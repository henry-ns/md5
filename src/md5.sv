==> flow/design.v <==
module rodadas(
	input logic [31:0] a, b, c, d, x, s, t,
	input logic [1:0] e,
	input logic PCLK_IN,
	output logic [31:0] output_A
  );
	logic [31:0] aa;
	always_ff @ (negedge PCLK_IN)
		case(e)
			2'b00: begin
				aa <= ((a + (((b) & (c)) | ((~b) & (d))) + x + t) << s) | ((a + (((b) & (c)) | ((~b) & (d))) + x + t) >> (6'd32 - s));
			end
			2'b01: begin
				aa <= ((a + (((b) & (d)) | ((c) & (~d))) + x + t) << s) | ((a + (((b) & (d)) | ((c) & (~d))) + x + t) >> (6'd32 - s));
			end
			2'b10: begin
				aa <= ((a + ((b) ^ (c) ^ (d)) + x + t) << s) | ((a + ((b) ^ (c) ^ (d)) + x + t) >> (6'd32 - s));
			end
			2'b11: begin
				aa <= ((a + ((c) ^ ((b) | (~d))) + x + t) << s) | ((a + ((c) ^ ((b) | (~d))) + x + t) >> (6'd32 - s));
			end
		endcase
	assign output_A = aa + b;
endmodule
module md5(
	input  logic  PCLK_IN,            
		      PRESETn_IN,         
		      PSEL_IN,            
		      PENABLE_IN,         
		      PWRITE_IN,          
	input  logic  [04:0] PADDR_IN,    
	input  logic  [31:0] PWDATA_IN,   
	output [31:0] PRDATA_OUT,         
	output PREADY_OUT
);
	logic [2:0] APB;
	const logic [2:0] IDLE = 2'd0;
	const logic [2:0] SETUP = 2'd1;
	const logic [2:0] ACCESS = 2'd2;
	logic [31:0]PRDATA[19:0];   
	logic [31:0]S[15:0];		    
	logic [31:0]T[63:0];		    
	logic [31:0] XX, SS, TT, RR,
		     MA, MB, MC, MD;
	logic [01:0] EE;
	logic [0:03]j;      
	logic [0:03]k;      
	logic [0:01]c;      
	logic [0:31]CONS;   
	rodadas rod(
		 .a(MA), .b(MB), .c(MC), .d(MD),
		 .x(XX), .s(SS), .t(TT), .e(EE),
		 .PCLK_IN(PCLK_IN),
		 .output_A(RR)
	);
	function [31:0] changeEndian;
		input [31:0] value;
		changeEndian = {value[7:0], value[15:8], value[23:16], value[31:24]};
	endfunction
	always @(negedge PRESETn_IN or posedge PCLK_IN) begin
		if (!PRESETn_IN) begin
			S[4'd00] <= 32'd07;
			S[4'd01] <= 32'd12;
			S[4'd02] <= 32'd17;
			S[4'd03] <= 32'd22;
			S[4'd04] <= 32'd05;
			S[4'd05] <= 32'd09;
			S[4'd06] <= 32'd14;
			S[4'd07] <= 32'd20;
			S[4'd08] <= 32'd04;
			S[4'd09] <= 32'd11;
			S[4'd10] <= 32'd16;
			S[4'd11] <= 32'd23;
			S[4'd12] <= 32'd06;
			S[4'd13] <= 32'd10;
			S[4'd14] <= 32'd15;
			S[4'd15] <= 32'd21;
			T[6'd00] <= 32'hd76aa478;
			T[6'd01] <= 32'he8c7b756;
			T[6'd02] <= 32'h242070db;
			T[6'd03] <= 32'hc1bdceee;
			T[6'd04] <= 32'hf57c0faf;
			T[6'd05] <= 32'h4787c62a;
			T[6'd06] <= 32'ha8304613;
			T[6'd07] <= 32'hfd469501;
			T[6'd08] <= 32'h698098d8;
			T[6'd09] <= 32'h8b44f7af;
			T[6'd10] <= 32'hffff5bb1;
			T[6'd11] <= 32'h895cd7be;
			T[6'd12] <= 32'h6b901122;
			T[6'd13] <= 32'hfd987193;
			T[6'd14] <= 32'ha679438e;
			T[6'd15] <= 32'h49b40821;
			T[6'd16] <= 32'hf61e2562;
			T[6'd17] <= 32'hc040b340;
			T[6'd18] <= 32'h265e5a51;
			T[6'd19] <= 32'he9b6c7aa;
			T[6'd20] <= 32'hd62f105d;
			T[6'd21] <= 32'h02441453;
			T[6'd22] <= 32'hd8a1e681;
			T[6'd23] <= 32'he7d3fbc8;
			T[6'd24] <= 32'h21e1cde6;
			T[6'd25] <= 32'hc33707d6;
			T[6'd26] <= 32'hf4d50d87;
			T[6'd27] <= 32'h455a14ed;
			T[6'd28] <= 32'ha9e3e905;
			T[6'd29] <= 32'hfcefa3f8;
			T[6'd30] <= 32'h676f02d9;
			T[6'd31] <= 32'h8d2a4c8a;
			T[6'd32] <= 32'hfffa3942;
			T[6'd33] <= 32'h8771f681;
			T[6'd34] <= 32'h6d9d6122;
			T[6'd35] <= 32'hfde5380c;
			T[6'd36] <= 32'ha4beea44;
			T[6'd37] <= 32'h4bdecfa9;
			T[6'd38] <= 32'hf6bb4b60;
			T[6'd39] <= 32'hbebfbc70;
			T[6'd40] <= 32'h289b7ec6;
			T[6'd41] <= 32'heaa127fa;
			T[6'd42] <= 32'hd4ef3085;
			T[6'd43] <= 32'h04881d05;
			T[6'd44] <= 32'hd9d4d039;
			T[6'd45] <= 32'he6db99e5;
			T[6'd46] <= 32'h1fa27cf8;
			T[6'd47] <= 32'hc4ac5665;
			T[6'd48] <= 32'hf4292244;
			T[6'd49] <= 32'h432aff97;
			T[6'd50] <= 32'hab9423a7;
			T[6'd51] <= 32'hfc93a039;
			T[6'd52] <= 32'h655b59c3;
			T[6'd53] <= 32'h8f0ccc92;
			T[6'd54] <= 32'hffeff47d;
			T[6'd55] <= 32'h85845dd1;
			T[6'd56] <= 32'h6fa87e4f;
			T[6'd57] <= 32'hfe2ce6e0;
			T[6'd58] <= 32'ha3014314;
			T[6'd59] <= 32'h4e0811a1;
			T[6'd60] <= 32'hf7537e82;
			T[6'd61] <= 32'hbd3af235;
			T[6'd62] <= 32'h2ad7d2bb;
			T[6'd63] <= 32'heb86d391;
			for(int i = 4'h0; i <= 4'h0f; i++) PRDATA[i] <= 32'h0;
			PRDATA[5'h10] <= 32'h67452301;
			PRDATA[5'h11] <= 32'hefcdab89;
			PRDATA[5'h12] <= 32'h98badcfe;
			PRDATA[5'h13] <= 32'h10325476;
			j <= 4'b0;
			k <= 4'b0;
			c <= 2'b0;
			CONS <= 6'b0;
			PREADY_OUT <= 1'd0;
			APB <= IDLE;
		end
		else begin
			case (APB)
				IDLE : begin
					if (PSEL_IN && !PENABLE_IN)
						APB <= SETUP;
				end
				SETUP : begin
					if(PENABLE_IN)
						APB <= ACCESS;
					else
						if (PWRITE_IN)
							if((PADDR_IN >= 5'h00) && (PADDR_IN <= 5'h0f))
								PRDATA[PADDR_IN] <= PWDATA_IN;
							else
								if( (PADDR_IN >= 5'h00) && (PADDR_IN <= 5'h13))
									PRDATA_OUT <= PRDATA[PADDR_IN];
								else
									PRDATA_OUT <= 32'hz;
				end
				ACCESS : begin
					if(CONS <= 64) begin
						if(CONS == 0) begin
							MA = PRDATA[5'h10];
							MB = PRDATA[5'h11];
							MC = PRDATA[5'h12];
							MD = PRDATA[5'h13];
						end
						else begin
							MA = MD;
							MD = MC;
							MC = MB;
							MB = RR;
						end
						XX = changeEndian(PRDATA[k]);
						SS = S[j];
						TT = T[CONS];
						EE = c;
						if((CONS <= 11) && (j == 4'd3 )) j <= 4'd0;
						else if((CONS <= 27) && (j == 4'd07 )) j <= 4'd04;
						else if((CONS <= 43) && (j == 4'd11 )) j <= 4'd08;
						else if((CONS <= 59) && (j == 4'd15 )) j <= 4'd12;
						else j <= j + 1'b1;
						if(CONS < 15) k <= k + 1'b1;
						else if(CONS == 15) begin
							k <= 4'd1;
							c <= c + 1'b1;
						end
						else if(CONS <= 30) k <= k + 4'b0101;
						else if(CONS == 31) begin
							k <= 4'd5;
							c <= c + 1'b1;
						end
						else if(CONS <= 46) k <= k + 4'b0011;
						else if(CONS == 47) begin
							k <= 4'd0;
							c <= c + 1'b1;
						end
						else if(CONS <= 63) k <= k + 4'b0111;
						else k <= 0;
						CONS <= CONS + 6'b1;
						PRDATA_OUT <= 32'b1;
					end
					else if(CONS == 65) begin
						PRDATA[5'h10] <= changeEndian(PRDATA[5'h10] + MA);
					    	PRDATA[5'h11] <= changeEndian(PRDATA[5'h11] + MB);
					   	PRDATA[5'h12] <= changeEndian(PRDATA[5'h12] + MC);
					    	PRDATA[5'h13] <= changeEndian(PRDATA[5'h13] + MD);
						CONS <= CONS + 6'b1;
						PREADY_OUT <= 1'd1;
					end
				end
			endcase
		end
	end
endmodule
# Step by step through the tools: md5
# The steps from the RTL of md5 to its reports follow in flow order.
# Lines are those of the file above, counted from 1.
# Operators carry their Yosys type and port widths (W data, S select, Z words).
# The mark -- stands for no value.
# setup
top,md5
clk_port,PCLK_IN
library,sky130hd
pvt_corner,tt_025C_1v80

# After elaboration
# Source: Yosys, flattened and elaborated. Widths are those after wreduce. Registers that Yosys merges into a memory's read port (data or address) are not register bits. Print and check cells do not count. Equal cells are merged and count once.
# classes
add_sub_neg,25
compare,12
eq_ne,133
shift,8
muxes,70
bitwise,21
n_reduce_logical,49
# op_table
cell,count
$pmux W32 S64,1
$mux W32,45
$pmux W32 S16,2
$pmux W32 S20,1
$add A32 B32 Y32,17
$or A32 B32 Y32,7
$eq A6 B6 Y1 const B,32
$and A32 B32 Y32,4
$shl A32 B32 Y32,4
$shr A32 B32 Y32,4
$le A32 B6 Y1 const B,4
$pmux W32 S4,1
$xor A32 B32 Y32,3
$eq A6 B5 Y1 const B,16
$reduce_and A6 Y1,16
$le A32 B5 Y1 const B,2
$not A32 Y32,2
$eq A4 B4 Y1 const B,16
$eq A6 B4 Y1 const B,8
$mux W4,11
$eq A5 B4 Y1 const B,8
$reduce_and A8 Y1,5
$add A32 B1 Y32 const B,1
$le A32 B4 Y1 const B,1
$lt A32 B4 Y1 const B,1
$eq A32 B4 Y1 const B,1
$eq A32 B5 Y1 const B,1
$eq A32 B6 Y1 const B,1
# Not listed: further kinds 44, cells in them 103.
# word_totals
reg_bits,976
inputBits,42
word_cells,354

# Longest topological paths
# Yosys ltp: most cells in a row. Word level: on the elaborated netlist, between registers, memories and ports. Mapped: between sequential cells and ports; inverters and the memories' decode and read muxes count.
# logic_depth
word_depth,9
ABC_AREA,1
ltp_mapped,29
depth_no_buf,29

# Synthesis result
# Yosys stat after the flow's synthesis: flattened, memories mapped to cells. It holds for the ABC_AREA given above (unset counts as 0); a run with the other value may have another netlist.
# types
type,count,area_total_um2
sky130_fd_sc_hd__dfrtp_1,621,1.55E+04
sky130_fd_sc_hd__nand2_1,2879,1.08E+04
sky130_fd_sc_hd__edfxtp_1,231,6.94E+03
sky130_fd_sc_hd__inv_1,1415,5.31E+03
sky130_fd_sc_hd__o21ai_0,958,4.79E+03
sky130_fd_sc_hd__ha_1,293,3.67E+03
sky130_fd_sc_hd__nand3_1,716,3.58E+03
sky130_fd_sc_hd__fa_1,160,3.2E+03
sky130_fd_sc_hd__nor2_1,725,2721.36
sky130_fd_sc_hd__a21oi_1,487,2.44E+03
sky130_fd_sc_hd__dfstp_2,65,1.71E+03
sky130_fd_sc_hd__clkbuf_1,301,1.13E+03
sky130_fd_sc_hd__xor2_1,105,919.632
sky130_fd_sc_hd__nand4_1,146,913.376
sky130_fd_sc_hd__o2111ai_1,91,797.014
sky130_fd_sc_hd__a221oi_1,81,709.43
sky130_fd_sc_hd__dfxtp_1,32,640.614
sky130_fd_sc_hd__nor3_1,114,570.547
# Not listed: further types 53, cells in them 743.
# synth_totals
stdcells,10163
yosys_area_um2,71463.5
seqArea_um2,24825.1
ff_cells,949
buf_cells,391

# Settings and measured results of 2 stored flow runs for module md5 (sky130hd), not sorted in any way. The constraints put input and output delay at 20% of the set period each and load the outputs with 0.01 pF.
# A setting shown as - is not set for that run.
# Results: - = not shown.
stored run,period_ns,CORE_UTILIZATION,HOLD_SLACK_MARGIN,CORE_ASPECT_RATIO,CELL_PAD_IN_SITES_GLOBAL_PLACEMENT,ABC_AREA,CTS_CLUSTER_SIZE,CTS_CLUSTER_DIAMETER,SLEW_MARGIN,MAX_ROUTING_LAYER,CAP_MARGIN,CORE_MARGIN,SETUP_SLACK_MARGIN,PLACE_DENSITY_LB_ADDON,CELL_PAD_IN_SITES_DETAIL_PLACEMENT,MIN_ROUTING_LAYER,final_util_pct,fin_tns_ns,finalCellArea_um2,final_setup_ws_ns,die_area_um2,synth_area_um2
flow run 1,10.5,51,0.24,1.78,3,1,65,286,0,met4,20,2,-,-,-,-,-,-,-,-,-,-
flow run 2,7.63,17,-,-,1,-,62,-,15,met4,35,7,0.23,0.2,2,met1,22.7,-52.345,92063.3,-1.771,425234.0,69218.9
# Flow run 1: did not finish, placement stopped with GPL-0301
